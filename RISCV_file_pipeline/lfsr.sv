==> flow/design.v <==
module lfsr(input logic clk,
            input logic reset_n,
            output logic [15:0] randomNumber);
logic [15:0] start_state = 16'hACE1;
logic [15:0] Bit;
always@(posedge clk)
begin
    if (!reset_n) 
        begin
            randomNumber <= start_state;
            Bit <= (((start_state >> 0) ^ (start_state >> 2) ^ (start_state >> 3) ^ (start_state >> 5)) & 16'h1);
        end
    else
        begin
            Bit <= (((randomNumber >> 0) ^ (randomNumber >> 2) ^ (randomNumber >> 3) ^ (randomNumber >> 5)) & 16'h1);
            randomNumber <= ((randomNumber >> 1) | (Bit << 15));
        end
end
endmodule
======== Step by step through the tools: lfsr ========
Tool output for the design above, in the order of the flow.
Lines are those of the file above, counted from 1.
Library cell names are shortened.
Not given: --
inputs
  top ..................................... lfsr
  clock port .............................. clk
  standard-cell library ................... sky130hd
  library corner .......................... tt_025C_1v80

======== Word level ========
Yosys after proc, flatten, opt, wreduce and memory -nomap, before mapping. Enables and synchronous resets that opt folds into registers are not counted as muxes. Memory bits, and registers merged into a memory's read port (data or address), are not among the register bits. Print and check cells are not counted. Equal cells are merged and count once.
bit counts
  bits in registers ....................... 17
  input bits .............................. 2
  output and inout bits ................... 16
  word-level cells ........................ 6
operators by class
  bitwise operators ....................... 4
operator list
  cell                                            number
  15-bit by 16-bit bitwise OR with 16-bit output  1
  1-bit XOR                                       3

======== Longest topological paths ========
Longest topological path by Yosys (ltp), each cell counted once; first at word level (registers and memories cut), then after technology mapping (sequential cells cut; the memories' decode and read muxes count).
depth
  depth in word-level cells ............... 3
  ABC_AREA ................................ 0
  mapped depth ............................ 3
  gate-level depth less buffers ........... 3

======== Netlist ========
Yosys stat after the flow's synthesis: flattened, memories mapped to cells. It holds for the ABC_AREA given above (unset counts as 0); a run with the other value may have another netlist.
The area totals of this step are shown rounded.
mapped netlist
  cell count .............................. 38
  chip area (Yosys) ....................... 480 um^2
  flip-flops .............................. 17
cell types
  cell      number  total area (um^2)
  dfxtp_1   17      340.326
  and2_1    8       50.048
  nand2b_1  8       50.048
  xnor2_1   2       17.517
  xor2_1    1       8.758
  and2_2    1       7.507
  buf_2     1       5.005

======== Worst setup path after synthesis ========
Source: OpenSTA report_checks on the synthesized netlist (no wires, ideal clock, input and output delay 20% of the period each), path of least setup slack; recovery checks are left aside. Register names are those of the netlist, which keeps one name where synthesis merged equal registers.
timing path post-synthesis
  path kind ............................... reg-to-reg
  start point ............................. register randomNumber[3]
  end point ............................... register Bit
  period .................................. 1.27 ns
  library setup time ...................... 0.115 ns
  launch time at the first pin ............ 0.000 ns
  arrival ................................. 0.773 ns
  slack ................................... 0.382 ns
  delay of the path ....................... 0.888 ns
  driving pins on the path ................ 4
  buffers on the path ..................... 0
  synthesis period reached ................ 0.888 ns
"delay of the path" = arrival - input delay + setup time.
"driving pins on the path" counts driving pins, that of a launching flip-flop among them; a cell with two outputs on the path counts twice.
"synthesis period reached" is the clock period less the worst setup slack; recovery checks do not enter. This is arithmetic on one report: input and output delays are still those of the set period (20% each).
Between the ends stands the longest chain of elaborated cells between them, by number of cells; it is not shown to be the way that was timed. Of several equally long chains one is given.
A line is the first line of the expression or statement that the cell stems from. Yosys adds cells for indexed reads and writes and turns some case tables into memories.
between the ends, post-synthesis
  path through ............................ dfxtp_1 > xor2_1 > xnor2_1 > and2_1
  length of the longest elaborated chain .. 2
RTL lines, path post-synthesis
  item                    line  RTL
  from (decl)             3     output logic [15:0] randomNumber);
  from (assign)           10    randomNumber <= start_state;
  from (assign)           16    randomNumber <= ((randomNumber >> 1) | (Bit << 15));
  1-bit XOR (2 in a row)  15    Bit <= (((randomNumber >> 0) ^ (randomNumber >> 2) ^ (randomNumber >> 3) ^ (randomNumber >> 5)) & 16'h1);
  to (assign)             11    Bit <= (((start_state >> 0) ^ (start_state >> 2) ^ (start_state >> 3) ^ (start_state >> 5)) & 16'h1);
  to (assign)             15

======== Worst path after layout ========
From the final timing report of entry A: the path of least setup slack in the routed layout; clock arrival at registers is part of the times.
timing path after layout
  path kind ............................... reg-to-output
  start point ............................. register randomNumber[5]
  end point ............................... output port randomNumber[5]
  period .................................. 1.63 ns
  launch time at the first pin ............ 0.27 ns
  arrival ................................. 1.20 ns
  slack ................................... 0.10 ns
  driving pins on the path ................ 2
  buffers on the path ..................... 1
between the ends, after layout
  path through ............................ dfxtp_1 > clkdlybuf4s50_1
  length of the longest elaborated chain .. 0
RTL lines, path after layout
  item           line  RTL
  from (decl)    3     output logic [15:0] randomNumber);
  from (assign)  10    randomNumber <= start_state;
  from (assign)  16    randomNumber <= ((randomNumber >> 1) | (Bit << 15));
  to (decl)      3

==> runs of lfsr <==
Measured results for lfsr: 2 stored runs of the Yosys and OpenROAD flow on sky130hd. The settings differ; the order carries no meaning. The constraints put input and output delay at 20% of the set period each and load the outputs with 0.01 pF.
"clock period achieved" = clock period - worst setup slack. The figure is calculated, with input and output delays left at 20% of the set period.
"critical path time": the worst setup path's part of the clock period (all of it between registers, 20% less for each end at a port) less its slack. A launch clock that arrives late makes it longer, a capture clock that arrives late makes it shorter.
"power" is the tool's figure for a default switching activity; nothing was simulated.
Results are given in rounded form.

======== entry A ========
==> flow/run.sh <==
#!/bin/bash
# the make line also repeats the synthesis and layout settings of config.mk as NAME=value (left out here)
make -C /OpenROAD-flow-scripts/flow DESIGN_CONFIG=/design/flow/config.mk WORK_HOME=/design/flow/orfs CLKGATE_MAP_FILE= finish
==> flow/config.mk <==
export PLATFORM = sky130hd
export DESIGN_NAME = lfsr
export DESIGN_NICKNAME = lfsr
export VERILOG_FILES = /design/flow/design.v
export SDC_FILE = /design/flow/constraint.sdc
export NUM_CORES = 4
export LEC_CHECK = 0
export CAP_MARGIN = 20
export CORE_MARGIN = 2
export CORE_UTILIZATION = 40
export SLEW_MARGIN = 20
==> flow/constraint.sdc <==
create_clock -name core_clock -period 1.63 [get_ports {clk}]
set_input_delay 0.3260 -clock core_clock [delete_from_list [all_inputs] [get_ports {clk}]]
set_output_delay 0.3260 -clock core_clock [all_outputs]
set_load 0.01 [all_outputs]

-------- measured, entry A --------
  die footprint ........................... 1500 um^2
  sum of negative setup slack ............. 0.000 ns
  post-route utilization .................. 62 %
  worst hold slack after layout ........... 0.42 ns
  worst slack on setup checks ............. 0.10 ns
  critical path time ...................... 1.20 ns
  worst path kind ......................... reg-to-output
  standard-cell area after layout ......... 690 um^2
  clock period achieved ................... 1.526 ns
  area of the synthesized netlist ......... 480 um^2
  power ................................... 0.76 mW

======== entry B ========
==> flow/run.sh <==
#!/bin/bash
# the make line also repeats the synthesis and layout settings of config.mk as NAME=value (left out here)
make -C /OpenROAD-flow-scripts/flow DESIGN_CONFIG=/design/flow/config.mk WORK_HOME=/design/flow/orfs CLKGATE_MAP_FILE= finish
==> flow/config.mk <==
export PLATFORM = sky130hd
export DESIGN_NAME = lfsr
export DESIGN_NICKNAME = lfsr
export VERILOG_FILES = /design/flow/design.v
export SDC_FILE = /design/flow/constraint.sdc
export NUM_CORES = 4
export LEC_CHECK = 0
export ABC_AREA = 1
export CAP_MARGIN = 20
export CELL_PAD_IN_SITES_DETAIL_PLACEMENT = 0
export CELL_PAD_IN_SITES_GLOBAL_PLACEMENT = 0
export CORE_MARGIN = 5
export CORE_UTILIZATION = 47
export CTS_CLUSTER_DIAMETER = 180
export CTS_CLUSTER_SIZE = 81
export GPL_ROUTABILITY_DRIVEN = 1
export GPL_TIMING_DRIVEN = 0
export MAX_ROUTING_LAYER = met5
export PLACE_DENSITY_LB_ADDON = 0.12
export SETUP_SLACK_MARGIN = 0.12
export SLEW_MARGIN = 20
==> flow/constraint.sdc <==
create_clock -name core_clock -period 1.92 [get_ports {clk}]
set_input_delay 0.3840 -clock core_clock [delete_from_list [all_inputs] [get_ports {clk}]]
set_output_delay 0.3840 -clock core_clock [all_outputs]
set_load 0.01 [all_outputs]

-------- measured, entry B --------
  die footprint ........................... 1900 um^2
  sum of negative setup slack ............. 0.000 ns
  post-route utilization .................. 68 %
  worst hold slack after layout ........... 0.34 ns
  worst slack on setup checks ............. 0.27 ns
  critical path time ...................... 1.26 ns
  worst path kind ......................... reg-to-output
  standard-cell area after layout ......... 750 um^2
  clock period achieved ................... 1.646 ns
  area of the synthesized netlist ......... 550 um^2
  power ................................... 0.66 mW
